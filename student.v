==> flow/design.v <==
module student(
      input              fpga_clk_50,
      input              fpga_rst_n,
      input    [ 2: 0]   usr_key_i, 	
      input    [ 2: 0]   usr_sw_i,
      output   [ 7: 0]   usr_led_o,
      output   [ 7: 0]   usr_seg_o
);
localparam 	NUM_0 = {1'b0, 7'h40},
			NUM_1 = {1'b1, 7'h79},
			NUM_2 = {1'b0, 7'h24},
			NUM_3 = {1'b1, 7'h30},
			NUM_4 = {1'b0, 7'h19},
			NUM_5 = {1'b1, 7'h12},
			NUM_6 = {1'b0, 7'h02},
			NUM_7 = {1'b1, 7'h78},
			NUM_8 = {1'b0, 7'h00},
			NUM_9 = {1'b1, 7'h10},
			NUM_A = {1'b0, 7'h08},
			NUM_B = {1'b1, 7'h03},
			NUM_C = {1'b0, 7'h46},
			NUM_D = {1'b1, 7'h21},
			NUM_E = {1'b0, 7'h06},
			NUM_F = {1'b1, 7'h0e};
reg  [ 4:0]		number;
reg  [31:0]     timer;
reg  [ 7:0]		 usr_led_r;
reg  [ 7:0]		usr_seg_r;
wire [ 5:0]		 input_state ;
reg  [ 5:0]     input_state_r ;
wire            input_state_changed ;
assign input_state[5:3] = usr_key_i;
assign input_state[2:0] = usr_sw_i;
assign input_state_changed = input_state != input_state_r;
assign usr_led_o[7:0]   = usr_led_r;
assign usr_seg_o[7:0]	= usr_seg_r;
always@(posedge fpga_clk_50 or negedge fpga_rst_n)
begin
	if (!fpga_rst_n) begin
		input_state_r <= 6'b111111;
	end
	else begin
		input_state_r <= input_state;
	end
end
always@(posedge fpga_clk_50 or negedge fpga_rst_n)
begin
	if (!fpga_rst_n) begin
		timer <= 32'd0;
		number <= 5'd0;
	end
	else begin
		if (timer == 32'd49_999_999) begin
			timer <= 32'd0;
			if(number >= 5'd15)
				number <= 5'd0;
			else
				number <= number + 5'd1;
		end
		else begin
			timer <= timer + 32'd1;
			number <= number;
		end
	end
end
always@(posedge fpga_clk_50 or negedge fpga_rst_n)
begin
	if (!fpga_rst_n) begin
		usr_seg_r <= 8'b11111111;
	end
	else begin
		case(number)
			0: usr_seg_r <= NUM_0;
			1: usr_seg_r <= NUM_1;
			2: usr_seg_r <= NUM_2;
			3: usr_seg_r <= NUM_3;
			4: usr_seg_r <= NUM_4;
			5: usr_seg_r <= NUM_5;
			6: usr_seg_r <= NUM_6;
			7: usr_seg_r <= NUM_7;
			8: usr_seg_r <= NUM_8;
			9: usr_seg_r <= NUM_9;
			10: usr_seg_r <= NUM_A;
			11: usr_seg_r <= NUM_B;
			12: usr_seg_r <= NUM_C;
			13: usr_seg_r <= NUM_D;
			14: usr_seg_r <= NUM_E;
			15: usr_seg_r <= NUM_F;
			default: usr_seg_r <= 8'b11111111;
		endcase
	end
end
always@(posedge fpga_clk_50 or negedge fpga_rst_n)
begin
	if (!fpga_rst_n) begin
		usr_led_r <= 8'b00000011;
	end
	else begin
		case(input_state)
			6'b011111: begin  
				usr_led_r <= 8'b11111111;
			end
			6'b101111: begin  
				usr_led_r <= 8'b10101010;
			end
			6'b110111: begin  
				usr_led_r <= 8'b01010101;
			end
			6'b111011: begin  
				if(input_state_changed) begin
					usr_led_r <= 8'b00000001;
				end
				else begin
					if(timer == 32'd49_999_999) begin
						usr_led_r <= {usr_led_r[6:0], usr_led_r[7]};
					end
					else begin
						usr_led_r <= usr_led_r;
					end
				end
			end
			6'b111101: begin  
				if(input_state_changed) begin
					usr_led_r <= 8'b10000000;
				end
				else begin
					if(timer == 32'd49_999_999) begin
						usr_led_r <= {usr_led_r[0], usr_led_r[7:1]};
					end
					else begin
						usr_led_r <= usr_led_r;
					end
				end
			end
			6'b111110: begin  
				if(input_state_changed) begin
					usr_led_r <= 8'd0;
				end
				else begin
					if(timer == 32'd49_999_999) begin
						usr_led_r <= ~usr_led_r;
					end
					else begin
						usr_led_r <= usr_led_r;
					end
				end
			end
            default: begin  
                if(input_state_changed) begin
					usr_led_r <= 8'b00000011;
				end
				else begin
					if(timer == 32'd49_999_999) begin
						usr_led_r <= {usr_led_r[5:0], usr_led_r[7:6]};
					end
					else begin
						usr_led_r <= usr_led_r;
					end
				end
            end
		endcase
	end
end
endmodule
# Step by step through the tools: student

What the tools print for student, step after step.
Line numbers count from 1 in the design file above.
Library cell names are shortened.
A cell with -- has no value.

Design top: student
Clock: fpga_clk_50
Standard-cell library: sky130hd
Library corner: tt_025C_1v80

# After elaboration

Yosys after proc, flatten, opt, wreduce and memory -nomap, before mapping. Memory bits, and registers merged into a memory's read port (data or address), are not among the register bits. Print and check cells are not counted. Equal cells are merged and count once.
Yosys's memory passes give these memory sizes; they may raise the number of words (mostly to a power of two), join words into wider ones and drop unused or constant bits.

Flip-flop bits (word level): 59
Bits in read-only memories: 128
Memories: 1
Bits of input ports: 8
Output and inout port bits: 16
Cells after elaboration: 35

Add/subtract/negate cells: 2
Order comparisons: 1
Eq/ne operators: 11
Multiplexer cells: 12
Bitwise logic cells: 1
Reductions and logical operators: 2

Memories:

| name            | words | bits a word | rd ports | write ports | RTL line | text |
| (no name shown) | 16    | 8           | 1        | 0           | 72       | `case(number)` |

Operator list:

| cell                                                               | number |
| two-way mux 8 bit                                                  | 9 |
| case mux 8 bit (select 6 bit)                                      | 1 |
| adder 32 x 1 -> 32 bit (second input constant)                     | 1 |
| == test 32 x 26 -> 1 bit (second input constant)                   | 1 |
| two-way mux 32 bit                                                 | 1 |
| == test 6 bit (second input constant)                              | 5 |
| inequality test 3 bit (second input constant)                      | 3 |
| NOT 8 bit                                                          | 1 |
| == test 6 x 5 -> 1 bit (second input constant)                     | 1 |
| inequality test 6 bit                                              | 1 |
| adder 5 x 1 -> 5 bit (second input constant)                       | 1 |
| greater-or-equal comparator 5 x 4 -> 1 bit (second input constant) | 1 |
| nonzero test 5 bit                                                 | 1 |
| two-way mux 5 bit                                                  | 1 |
| AND reduction 4 bit                                                | 1 |

# Logic depth

Longest topological path by Yosys (ltp), each cell counted once; first at word level (registers and memories cut), then after technology mapping (sequential cells cut; the memories' decode and read muxes count).

Depth after elaboration: 4
ABC_AREA: 1
Depth in mapped cells: 12
Gate-level depth less buffers: 12

# Synthesis result

Source: synth_stat.txt of the flow (Yosys; design flattened, memories mapped). It holds for the ABC_AREA given above (unset counts as 0); a run with the other value may have another netlist.

Cell types:

| cell type | number | total area (um^2) |
| dfrtp_1   | 43     | 1.08E+03 |
| nand2_1   | 125    | 469.2 |
| dfstp_2   | 16     | 420.403 |
| nor2_1    | 67     | 251.491 |
| inv_1     | 65     | 243.984 |
| xor2_1    | 23     | 201.443 |
| nand3_1   | 35     | 175.168 |
| ha_1      | 8      | 100.096 |
| nand4_1   | 16     | 100.096 |
| o21ai_0   | 13     | 65.062 |
| xnor2_1   | 7      | 61.309 |
| nor3_1    | 12     | 60.058 |
| nand2_2   | 7      | 43.792 |
| nor2_8    | 2      | 40.038 |
| o21ai_1   | 8      | 40.038 |
| o21ai_2   | 4      | 35.034 |
| inv_2     | 9      | 33.782 |
| nor2_4    | 3      | 33.782 |

Other cell types: 19; their cells: 30.

Standard cells after synthesis: 493
Chip area (Yosys): 3,698.5 um^2
Sequential part of the area: 1,496.4 um^2
Mapped flip-flops: 59
Buffers: 5

# Path before layout

Source: OpenSTA report_checks on the synthesized netlist (no wires, ideal clock, input and output delay 20% of the period each), path of least setup slack; recovery checks are left aside. Register names are those of the netlist, which keeps one name where synthesis merged equal registers.

Path type: reg2reg
From: register input_state_r[2]
To: register usr_led_r[3]
Period: 1.69 ns
Library setup time: 0.119 ns
Launch time at the first pin: 0.000 ns
Arrival time: 1.393 ns
Data required time: 1.571 ns
Slack: 0.178 ns
Path delay: 1.512 ns
Stages: 12
Path buffers: 0
Period reached after synthesis: 1.512 ns

"path delay" is the arrival time less input delay plus setup time.
"stages": output pins that drive a net of the path, with the launching flip-flop's if there is one; two outputs of one cell count as two.
"period reached after synthesis" is the clock period less the worst setup slack; recovery checks do not enter. This is arithmetic on one report: input and output delays are still those of the set period (20% each).
The rows between start and end are the longest chain of elaborated cells between them; the timing report does not say that the signal goes this way. Where chains are equally long, one stands for them.
Each line given opens the expression or statement behind the cell; cells for indexed reads and writes are added by Yosys, which also makes memories of some case tables.
A register here has more assigning lines than the two given.

Cells stage by stage: dfstp_2 inv_1 nand2_1 nand2_4 nor2_8 nand2_4 nor2_8 nand3_4 nand2_1 inv_1 o21ai_2 nand2_1
Length of the longest elaborated chain: 3
Elaborated cells on any way between the ends: 11
Source lines of those cells: 6
Classes of those cells: 4 x eq/ne; 5 x mux; 2 x reduce/logical

Ends and longest elaborated chain, after synthesis:

| what                          | RTL line | text |
| from (decl)                   | 30       | `reg  [ 5:0]     input_state_r ;` |
| from (assign)                 | 40       | `input_state_r <= 6'b111111;` |
| from (assign)                 | 43       | `input_state_r <= input_state;` |
| inequality test 6 bit         | 34       | `assign input_state_changed = input_state != input_state_r;` |
| two-way mux 8 bit             | 149      | `if(input_state_changed) begin` |
| case mux 8 bit (select 6 bit) | 99       | `case(input_state)` |
| to (assign)                   | 115      | `usr_led_r <= {usr_led_r[6:0], usr_led_r[7]};` |
| to (assign)                   | 118      | `usr_led_r <= usr_led_r;` |
| to (decl)                     | 27       | `reg [ 7:0] usr_led_r;` |

# Worst path after layout

Path of least setup slack in the final report of entry B (OpenROAD, finished layout, wires in). Where an end is a register, its clock arrival counts in the times.

Path type: reg2reg
From: register timer[0]
To: register number[2]
Period: 1.31 ns
Library setup time: 0.11 ns
Launch time at the first pin: 0.33 ns
Arrival time: 1.83 ns
Data required time: 1.52 ns
Slack: -0.31 ns
Stages: 12
Path buffers: 3

The rows between start and end are the longest chain of elaborated cells between them; the timing report does not say that the signal goes this way. Where chains are equally long, one stands for them.
A register here has more assigning lines than the two given.

Cells stage by stage: dfrtp_1 buf_6 ha_4 nand3_4 inv_4 nand3_4 nor2_4 nand2_4 buf_4 buf_6 nand2_2 o21ai_1
Length of the longest elaborated chain: 1
Elaborated cells on any way between the ends: 1
Classes of those cells: 1 x eq/ne

Ends and longest elaborated chain, post-layout:

| what                     | RTL line | text |
| from (decl)              | 26       | `reg  [31:0]     timer;` |
| from (assign)            | 49       | `timer <= 32'd0;` |
| from (assign)            | 61       | `timer <= timer + 32'd1;` |
| == test 32 x 26 -> 1 bit | 53       | `if (timer == 32'd49_999_999) begin` |
| to (assign)              | 58       | `number <= number + 5'd1;` |
| to (assign)              | 62       | `number <= number;` |
| to (decl)                | 25       | `reg [ 4:0] number;` |

Data sheet: physical implementation of student

Measured data: module student, platform sky130hd, 2 stored runs of the flow under differing settings, order arbitrary. Input and output delays are each 20% of the period that was set; the output load is 0.01 pF.
By "total power of the final layout" is meant OpenSTA's value without simulated activity: inputs other than the clock are taken to toggle once in ten clock periods, and the tool carries that through the logic.

## Entry A

==> flow/run.sh <==
#!/bin/bash
# the make line also repeats the synthesis and layout settings of config.mk as NAME=value (left out here)
make -C /OpenROAD-flow-scripts/flow DESIGN_CONFIG=/design/flow/config.mk WORK_HOME=/design/flow/orfs CLKGATE_MAP_FILE= finish
==> flow/config.mk <==
export PLATFORM = sky130hd
export DESIGN_NAME = student
export DESIGN_NICKNAME = student
export VERILOG_FILES = /design/flow/design.v
export SDC_FILE = /design/flow/constraint.sdc
export NUM_CORES = 4
export LEC_CHECK = 0
export ABC_AREA = 1
export CAP_MARGIN = 20
export CELL_PAD_IN_SITES_DETAIL_PLACEMENT = 2
export CELL_PAD_IN_SITES_GLOBAL_PLACEMENT = 3
export CORE_MARGIN = 4
export CORE_UTILIZATION = 49
export CTS_CLUSTER_SIZE = 32
export MAX_ROUTING_LAYER = met4
export MIN_ROUTING_LAYER = met2
export PLACE_DENSITY_LB_ADDON = 0.21
export SLEW_MARGIN = 10
export TNS_END_PERCENT = 30
==> flow/constraint.sdc <==
create_clock -name core_clock -period 3.18 [get_ports {fpga_clk_50}]
set_input_delay 0.6360 -clock core_clock [delete_from_list [all_inputs] [get_ports {fpga_clk_50}]]
set_output_delay 0.6360 -clock core_clock [all_outputs]
set_load 0.01 [all_outputs]

Entry A: not finished: placement ended with error FLW-0024

## Entry B

==> flow/run.sh <==
#!/bin/bash
# the make line also repeats the synthesis and layout settings of config.mk as NAME=value (left out here)
make -C /OpenROAD-flow-scripts/flow DESIGN_CONFIG=/design/flow/config.mk WORK_HOME=/design/flow/orfs CLKGATE_MAP_FILE= finish
==> flow/config.mk <==
export PLATFORM = sky130hd
export DESIGN_NAME = student
export DESIGN_NICKNAME = student
export VERILOG_FILES = /design/flow/design.v
export SDC_FILE = /design/flow/constraint.sdc
export NUM_CORES = 4
export LEC_CHECK = 0
export ABC_AREA = 1
export CAP_MARGIN = 20
export CORE_MARGIN = 2
export CORE_UTILIZATION = 18
export GPL_ROUTABILITY_DRIVEN = 0
export GPL_TIMING_DRIVEN = 0
export MAX_ROUTING_LAYER = met4
export SETUP_SLACK_MARGIN = -0.11
export SLEW_MARGIN = 20
==> flow/constraint.sdc <==
create_clock -name core_clock -period 1.31 [get_ports {fpga_clk_50}]
set_input_delay 0.2620 -clock core_clock [delete_from_list [all_inputs] [get_ports {fpga_clk_50}]]
set_output_delay 0.2620 -clock core_clock [all_outputs]
set_load 0.01 [all_outputs]

| result of entry B | value |
|---|---|
| post-layout utilization | 27.4 % |
| worst slack on setup checks | -0.310 ns |
| total power of the final layout | 4,662 uW |
| post-synthesis cell area | 3,698.5 um^2 |
| die size | 21,710.5 um^2 |
| setup TNS | -9.617 ns |
